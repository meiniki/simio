==> flow/design.v <==
module blink2en (
  input  logic clk_i,
  input  logic rst_in,
  input  logic en1_i,
  input  logic en2_i,
  output logic out1_o,
  output logic out2_o
);
localparam NR_BITS = 21; 
logic [NR_BITS-1:0] cnt_r;
assign out1_o = en1_i & cnt_r[NR_BITS-1];
assign out2_o = en2_i & cnt_r[NR_BITS-3];
always_ff @( posedge clk_i ) begin
  cnt_r <= cnt_r + 'b1;
  if (~rst_in) begin
    cnt_r <= 'b0;
  end
end
endmodule
---- Step by step through the tools: blink2en ----
The steps from the RTL of blink2en to its reports follow in flow order.
Lines are those of the file above, counted from 1.
Operators carry their Yosys type and port widths (W data, S select, Z words).
Library cell names are shortened.
The mark n/a stands for no value.
design
  design top .............................. blink2en
  clock port .............................. clk_i
  standard-cell library ................... sky130hd
  library corner .......................... tt_025C_1v80

---- Word level ----
Counts by Yosys on the flattened word-level netlist (proc, flatten, opt, wreduce; memories kept). Register bits leave out memories and registers merged into their read ports (data or address); mux counts leave out enables and synchronous resets folded into registers. Print and check cells are left out. Cells with the same type and inputs are merged into one.
word-level totals
  output and inout port bits .............. 2
  register bits after elaboration ......... 21
  elaborated cells ........................ 4
  bits of input ports ..................... 4
cells by class
  bitwise operators ....................... 2
  add/subtract/negate cells ............... 1
operators by type and width
  cell                     number
  $add A21 B1 Y21 const B  1
  $and A1 B1 Y1            2

---- Longest topological paths ----
Yosys ltp: most cells in a row. Word level: on the elaborated netlist, between registers, memories and ports. Mapped: between sequential cells and ports; inverters and the memories' decode and read muxes count.
logic depth
  word-level depth ........................ 1
  ABC_AREA ................................ 0
  gate-level depth with buffers ........... 6
  mapped depth without buffers ............ 5

---- Synthesis result ----
The flow's flattened synthesis, as Yosys stat reports it; memories are mapped. The netlist is that of the ABC_AREA named above (0 if unset); the other value can give another one.
Totals and module areas in this step are rounded.
synthesis totals
  mapped flip-flops ....................... 21
  buffers ................................. 5
  cell area after synthesis ............... 945 um^2
  cells in the netlist .................... 108
  sequential part of the area ............. 420 um^2
cells by type
  cell      number  area in all (um^2)
  dfxtp_1   21      420.403
  xor2_1    7       61.309
  nor2_1    13      48.797
  nand4_1   7       43.792
  nand2_1   10      37.536
  xnor2_1   4       35.034
  mux2i_1   3       30.029
  nand3_1   6       30.029
  and4_1    3       26.275
  or3_1     4       25.024
  a21oi_1   4       20.019
  o21ai_0   4       20.019
  and2_1    3       18.768
  nand2b_1  3       18.768
  nand3_4   1       17.517
  nor3_1    3       15.014
  and3_1    2       12.512
  ha_1      1       12.512
Not listed: further types 6, cells in them 9.

---- Worst setup path after synthesis ----
Path of least setup slack by OpenSTA after synthesis, without wires, with an ideal clock, recovery checks aside; 20% of the period is set as input and as output delay. Where synthesis merged equal registers, the netlist keeps one of their names.
timing path after synthesis
  path type ............................... reg-to-reg
  from .................................... register cnt_r[0]
  to ...................................... register cnt_r[18]
  data required time ...................... 2.378 ns
  path delay .............................. 1.489 ns
  clock period ............................ 2.45 ns
  slack ................................... 0.961 ns
  launch time at the first pin ............ 0.000 ns
  library setup time ...................... 0.072 ns
  stages .................................. 7
  path buffers ............................ 1
  arrival time ............................ 1.417 ns
  synthesis period reached ................ 1.489 ns
"path delay" is the arrival time less input delay plus setup time.
"stages": output pins that drive a net of the path, with the launching flip-flop's if there is one; two outputs of one cell count as two.
"synthesis period reached" = period - worst setup slack (recovery checks aside). The figure is calculated, with input and output delays left at 20% of the set period.
Between the ends stands the longest chain of elaborated cells between them, by number of cells; it is not shown to be the way that was timed. Of several equally long chains one is given.
A line is the first line of the expression or statement that the cell stems from. Yosys adds cells for indexed reads and writes and turns some case tables into memories.
on the way, after synthesis
  cell sequence ........................... dfxtp_1 > ha_1 > and3_1 > clkbuf_1 > nand4_1 > or3_1 > a21oi_1
  length of the longest elaborated chain .. 1
  elaborated cells between the ends (all ways) .. 1
  source lines of those cells ............. 1
  classes of those cells .................. add/sub (1)
ends and longest elaborated chain, after synthesis
  element          line  RTL
  from (decl)      10    logic [NR_BITS-1:0] cnt_r;
  from (assign)    14    cnt_r <= cnt_r + 'b1;
  from (assign)    16    cnt_r <= 'b0;
  $add A21 B1 Y21  14
  to (assign)      14
  to (assign)      16
  to (decl)        10

---- Timing after layout ----
Path of least setup slack in the final report of run 1 (OpenROAD, finished layout, wires in). Where an end is a register, its clock arrival counts in the times.
timing path after layout
  path type ............................... reg-to-reg
  from .................................... register cnt_r[0]
  to ...................................... register cnt_r[16]
  stages .................................. 6
  clock period ............................ 2.03 ns
  data required time ...................... 2.23 ns
  launch time at the first pin ............ 0.30 ns
  slack ................................... 0.36 ns
  path buffers ............................ 0
  library setup time ...................... 0.10 ns
  arrival time ............................ 1.87 ns
Between the ends stands the longest chain of elaborated cells between them, by number of cells; it is not shown to be the way that was timed. Of several equally long chains one is given.
on the way, after layout
  cell sequence ........................... dfxtp_1 > ha_1 > nand4_1 > nor4_1 > nand3_1 > mux2i_1
  length of the longest elaborated chain .. 1
  elaborated cells between the ends (all ways) .. 1
  source lines of those cells ............. 1
  classes of those cells .................. add/sub (1)
ends and longest elaborated chain, after layout
  element          line  RTL
  from (decl)      10    logic [NR_BITS-1:0] cnt_r;
  from (assign)    14    cnt_r <= cnt_r + 'b1;
  from (assign)    16    cnt_r <= 'b0;
  $add A21 B1 Y21  14
  to (assign)      14
  to (assign)      16
  to (decl)        10

FLOW RESULTS
============

Record of 2 stored runs of the RTL-to-layout flow on blink2en, platform sky130hd. The runs are unordered. Constraints: input delay and output delay 20% of the set period each, output load 0.01 pF.
"clock period reached" = clock period - worst setup slack. The figure is calculated, with input and output delays left at 20% of the set period.
By "critical setup path time" is meant the share of the clock period that the worst setup path is allowed (20% is reserved at inputs, 20% at outputs), minus its slack. Clock arrival times at its registers enter into it.
"overall power" rests on the timing tool's default activity at the inputs, not on a simulated workload.
Values from the reports are rounded here.

======== run 1 ========
==> flow/run.sh <==
#!/bin/bash
# the make line also repeats the synthesis and layout settings of config.mk as NAME=value (left out here)
make -C /OpenROAD-flow-scripts/flow DESIGN_CONFIG=/design/flow/config.mk WORK_HOME=/design/flow/orfs CLKGATE_MAP_FILE= finish
==> flow/config.mk <==
export PLATFORM = sky130hd
export DESIGN_NAME = blink2en
export DESIGN_NICKNAME = blink2en
export VERILOG_FILES = /design/flow/design.v
export SDC_FILE = /design/flow/constraint.sdc
export NUM_CORES = 4
export LEC_CHECK = 0
export CAP_MARGIN = 20
export CORE_ASPECT_RATIO = 1.9
export CORE_MARGIN = 6
export CORE_UTILIZATION = 43
export GPL_TIMING_DRIVEN = 1
export PLACE_DENSITY_LB_ADDON = 0.08
export SETUP_SLACK_MARGIN = 0.17
export SLEW_MARGIN = 20
==> flow/constraint.sdc <==
create_clock -name core_clock -period 2.03 [get_ports {clk_i}]
set_input_delay 0.4060 -clock core_clock [delete_from_list [all_inputs] [get_ports {clk_i}]]
set_output_delay 0.4060 -clock core_clock [all_outputs]
set_load 0.01 [all_outputs]

-------- measured, run 1 --------
  sum of negative setup slack ............. 0.000 ns
  worst hold slack after layout ........... 0.467 ns
  post-route utilization .................. 52.7%
  critical setup path time ................ 1.67 ns
  worst setup path type ................... reg-to-reg
  overall power ........................... 0.644 mW
  standard-cell area of the final layout .. 1040 um^2
  worst slack on setup checks ............. 0.356 ns
  clock period reached .................... 1.674 ns
  synthesis area .......................... 945 um^2
  area of the die ......................... 3520 um^2

======== run 2 ========
==> flow/run.sh <==
#!/bin/bash
# the make line also repeats the synthesis and layout settings of config.mk as NAME=value (left out here)
make -C /OpenROAD-flow-scripts/flow DESIGN_CONFIG=/design/flow/config.mk WORK_HOME=/design/flow/orfs CLKGATE_MAP_FILE= finish
==> flow/config.mk <==
export PLATFORM = sky130hd
export DESIGN_NAME = blink2en
export DESIGN_NICKNAME = blink2en
export VERILOG_FILES = /design/flow/design.v
export SDC_FILE = /design/flow/constraint.sdc
export NUM_CORES = 4
export LEC_CHECK = 0
export ABC_AREA = 0
export CAP_MARGIN = 20
export CELL_PAD_IN_SITES_GLOBAL_PLACEMENT = 1
export CORE_ASPECT_RATIO = 1.37
export CORE_MARGIN = 2
export CORE_UTILIZATION = 72
export CTS_CLUSTER_DIAMETER = 42
export GPL_TIMING_DRIVEN = 1
export SETUP_SLACK_MARGIN = 0.01
export SLEW_MARGIN = 0
export TNS_END_PERCENT = 65
==> flow/constraint.sdc <==
create_clock -name core_clock -period 1.7 [get_ports {clk_i}]
set_input_delay 0.3400 -clock core_clock [delete_from_list [all_inputs] [get_ports {clk_i}]]
set_output_delay 0.3400 -clock core_clock [all_outputs]
set_load 0.01 [all_outputs]

-------- run 2 --------
  not finished: placement ended with error GPL-0301
